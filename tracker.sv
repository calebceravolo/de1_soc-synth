==> flow/design.v <==
module tracker (in, write, current_note, current, reset, RedPixels, GrnPixels, clk, mute);
	input logic [10:0] current;
	input logic [2:0] current_note;
	input logic reset, clk, write;
	logic [3:0] pointer;
	input logic in;
	input logic [4:0] mute;
	assign pointer = current/146;
	output logic [15:0][15:0] RedPixels;  
   output logic [15:0][15:0] GrnPixels;  
	integer i;
	always_ff @(posedge clk) begin
		if (reset) begin
			RedPixels<=0;
			GrnPixels<=0;
		end
		else if (write) begin
			GrnPixels[current_note][15-pointer] <= GrnPixels[current_note][15-pointer]|in;
		end
		RedPixels<=0;
		RedPixels[current_note][15-pointer] <= 1'b1;
		for (i=0; i<5; i=i+1) begin
			RedPixels[i][0] <= mute[i];
		end
	end
endmodule
* Reports on tracker
What the tools print for tracker, step after step.
Lines are those of the file above, counted from 1.
Operators: Yosys type, input widths -> output width; for muxes data width and select width s.
Cell names lack the library's common part.
A cell with n/a has no value.
- Top :: tracker
- Clock port :: clk
- Cell library :: sky130hd
- Library corner :: tt_025C_1v80

* Word level
Yosys after proc, flatten, opt, wreduce and memory -nomap, before mapping. Enables and synchronous resets that opt folds into registers are not counted as muxes. Memory bits, and registers merged into a memory's read port (data or address), are not among the register bits. Print and check cells are not counted. Equal cells are merged and count once.
- Register bits after elaboration :: 512
- Input bits :: 23
- Shifts and indexed selects :: 3
- Div/mod/pow operators :: 1
- $add $sub $neg :: 3
- Bitwise operators :: 4
** Operators by type and width (number)
- $shift 1x33->256 :: 1
- $shift 1x33->256 const A :: 1
- $div 11x8->32 const B :: 1
- $and 256x256->256 :: 1
- $or 256x256->256 :: 1
- $shiftx 256x32->1 :: 1
- $not 256->256 :: 1
- $neg 32->33 :: 1
- $add 8x5->9 :: 1
- $sub 4x4->5 const A :: 1
- $or 1x1->1 :: 1

* Logic depth
Longest topological path by Yosys (ltp), each cell counted once; first at word level (registers and memories cut), then after technology mapping (sequential cells cut; the memories' decode and read muxes count).
- Depth after elaboration :: 8
- ABC_AREA :: 0
- Gate-level depth with buffers :: 28
- Mapped depth without buffers :: 24

* Synthesis result
The flow's flattened synthesis, as Yosys stat reports it; memories are mapped. The netlist is that of the ABC_AREA named above (0 if unset); the other value can give another one.
- Chip area (Yosys) :: 17827.1 um^2
- Flip-flop cells :: 512
- Sequential part of the area :: 10249.8 um^2
- Cell count :: 1698
** Cell types (number)
- dfxtp_1 :: 512
- nor2b_1 :: 129
- o211ai_1 :: 91
- nor2_1 :: 175
- nand2_1 :: 127
- mux2i_1 :: 41
- o41ai_2 :: 23
- o31ai_1 :: 36
- nor3_1 :: 51
- clkbuf_1 :: 66
- o41ai_1 :: 22
- buf_2 :: 38
- o31ai_2 :: 15
- o21ai_0 :: 34
- o311ai_0 :: 16
- buf_6 :: 12
- a211oi_1 :: 14
- mux2_2 :: 9
Other cell types: 74; their cells: 287.

* Timing after synthesis
Path of least setup slack by OpenSTA after synthesis, without wires, with an ideal clock, recovery checks aside; 20% of the period is set as input and as output delay. Where synthesis merged equal registers, the netlist keeps one of their names.
- Path type :: input port to flip-flop
- Start point :: in current[6]
- End point :: reg GrnPixels
- Clock period :: 11300 ps
- Path delay :: 5759 ps
- Driving pins on the path :: 26
- Path slack :: 3281 ps
- Arrival :: 7881 ps
- Library setup time :: 138 ps
- External input delay :: 2260 ps
- Buffers on the path :: 4
- Synthesis period reached :: 8019 ps
"path delay" is the arrival time less input delay plus setup time.
"driving pins on the path": output pins that drive a net of the path, with the launching flip-flop's if there is one; two outputs of one cell count as two.
"synthesis period reached" = period - worst setup slack (recovery checks aside). The figure is calculated, with input and output delays left at 20% of the set period.
An end named without its bit number is one bit of that signal or, where synthesis recoded a state register, one of its new flip-flops.
Between the ends stands the longest chain of elaborated cells between them, by number of cells; it is not shown to be the way that was timed. Of several equally long chains one is given.
A line is the first line of the expression or statement that the cell stems from. Yosys adds cells for indexed reads and writes and turns some case tables into memories.
- Path through :: buf_2 o31a_1 nor3_1 inv_1 ha_1 nand2b_1 nor3_1 a211o_4 a21boi_4 mux2_2 or2_4 a21oi_4 nand2b_1 a21boi_4 nor2_4 inv_2 ha_1 buf_1 and4_1 ha_1 nor2_1 clkbuf_1 nand4_1 buf_2 o211ai_1 o41ai_2
- Length of the longest elaborated chain :: 8
** Ends and longest elaborated chain, post-synthesis
- from (decl) :: RTL line 2 : input logic [10:0] current;
- $div 11x8->32 :: RTL line 8 : assign pointer = current/146;
- $sub 4x4->5 :: RTL line 18 : GrnPixels[current_note][15-pointer] <= GrnPixels[current_note][15-pointer]|in;
- $add 8x5->9 :: RTL line 18
- $neg 32->33 :: RTL line 18
- $shift 1x33->256 :: RTL line 18
- $not 256->256 :: RTL line 18
- $and 256x256->256 :: RTL line 18
- $or 256x256->256 :: RTL line 18
- to (assign) :: RTL line 15 : GrnPixels<=0;
- to (assign) :: RTL line 18
- to (decl) :: RTL line 10 : output logic [15:0][15:0] GrnPixels;

* Worst path after layout
Path of least setup slack in the final report of run 1 (OpenROAD, finished layout, wires in). Where an end is a register, its clock arrival counts in the times.
The report prints the path's times to 10 ps; the period is as set.
- Path type :: input port to flip-flop
- Start point :: in current[5]
- End point :: reg GrnPixels
- Buffers on the path :: 2
- External input delay :: 2400 ps
- Clock period :: 12000 ps
- Arrival :: 10620 ps
- Driving pins on the path :: 24
- Library setup time :: 80 ps
- Path slack :: 1880 ps
An end named without its bit number is one bit of that signal or, where synthesis recoded a state register, one of its new flip-flops.
Between the ends stands the longest chain of elaborated cells between them, by number of cells; it is not shown to be the way that was timed. Of several equally long chains one is given.
- Path through :: clkdlybuf4s50_1 o31a_1 nor3_1 inv_1 ha_1 nand2b_1 nor3_1 a211o_4 a21boi_4 mux2_2 or2_4 a31oi_1 o21a_2 a21boi_4 nor2_4 inv_2 ha_1 and4_1 ha_1 nor2_1 nand4_1 buf_4 nor3_1 mux2i_1
- Length of the longest elaborated chain :: 8
** Ends and longest elaborated chain, after layout
- from (decl) :: RTL line 2 : input logic [10:0] current;
- $div 11x8->32 :: RTL line 8 : assign pointer = current/146;
- $sub 4x4->5 :: RTL line 18 : GrnPixels[current_note][15-pointer] <= GrnPixels[current_note][15-pointer]|in;
- $add 8x5->9 :: RTL line 18
- $neg 32->33 :: RTL line 18
- $shift 1x33->256 :: RTL line 18
- $not 256->256 :: RTL line 18
- $and 256x256->256 :: RTL line 18
- $or 256x256->256 :: RTL line 18
- to (assign) :: RTL line 15 : GrnPixels<=0;
- to (assign) :: RTL line 18
- to (decl) :: RTL line 10 : output logic [15:0][15:0] GrnPixels;

Hand-over note for tracker

Flow measurements of tracker on sky130hd: 2 stored runs with different settings, listed in no order. Input and output delays are each 20% of the period that was set; the output load is 0.01 pF.
"worst setup path time" = time allowed to the worst setup path (clock period - input delay - output delay, where it has them) - its slack; a late launch clock adds to it, a late capture clock takes from it.
"overall power" is the tool's figure for a default switching activity; nothing was simulated.
"worst setup path time" is known to 10 ps.

* Run 1
** Files
==> flow/run.sh <==
#!/bin/bash
# the make line also repeats the synthesis and layout settings of config.mk as NAME=value (left out here)
make -C /OpenROAD-flow-scripts/flow DESIGN_CONFIG=/design/flow/config.mk WORK_HOME=/design/flow/orfs CLKGATE_MAP_FILE= finish
==> flow/config.mk <==
export PLATFORM = sky130hd
export DESIGN_NAME = tracker
export DESIGN_NICKNAME = tracker
export VERILOG_FILES = /design/flow/design.v
export SDC_FILE = /design/flow/constraint.sdc
export NUM_CORES = 4
export LEC_CHECK = 0
export CAP_MARGIN = 20
export CORE_MARGIN = 2
export CORE_UTILIZATION = 40
export SLEW_MARGIN = 20
==> flow/constraint.sdc <==
create_clock -name core_clock -period 12.0 [get_ports {clk}]
set_input_delay 2.4000 -clock core_clock [delete_from_list [all_inputs] [get_ports {clk}]]
set_output_delay 2.4000 -clock core_clock [all_outputs]
set_load 0.01 [all_outputs]
** Results
- Overall power :: 0.004101 W
- Worst setup path time :: 7720 ps
- Worst path kind :: input port to flip-flop
- Mapped cell area after synthesis :: 17827.1 um^2
- Die size :: 46272.3 um^2
- Setup slack of the worst path :: 1877 ps
- Standard-cell area of the final layout :: 25842.3 um^2
- Total negative slack on setup checks :: 0 ps

* Run 2
** Files
==> flow/run.sh <==
#!/bin/bash
# the make line also repeats the synthesis and layout settings of config.mk as NAME=value (left out here)
make -C /OpenROAD-flow-scripts/flow DESIGN_CONFIG=/design/flow/config.mk WORK_HOME=/design/flow/orfs CLKGATE_MAP_FILE= finish
==> flow/config.mk <==
export PLATFORM = sky130hd
export DESIGN_NAME = tracker
export DESIGN_NICKNAME = tracker
export VERILOG_FILES = /design/flow/design.v
export SDC_FILE = /design/flow/constraint.sdc
export NUM_CORES = 4
export LEC_CHECK = 0
export CAP_MARGIN = 15
export CELL_PAD_IN_SITES_DETAIL_PLACEMENT = 1
export CELL_PAD_IN_SITES_GLOBAL_PLACEMENT = 3
export CORE_ASPECT_RATIO = 1.15
export CORE_MARGIN = 5
export CORE_UTILIZATION = 71
export CTS_CLUSTER_DIAMETER = 295
export GPL_ROUTABILITY_DRIVEN = 1
export GPL_TIMING_DRIVEN = 1
export MAX_ROUTING_LAYER = met5
export SETUP_SLACK_MARGIN = 0.25
export SLEW_MARGIN = 40
==> flow/constraint.sdc <==
create_clock -name core_clock -period 5.83 [get_ports {clk}]
set_input_delay 1.1660 -clock core_clock [delete_from_list [all_inputs] [get_ports {clk}]]
set_output_delay 1.1660 -clock core_clock [all_outputs]
set_load 0.01 [all_outputs]
** Results
No results, placement failed with GPL-0301.

End of note.
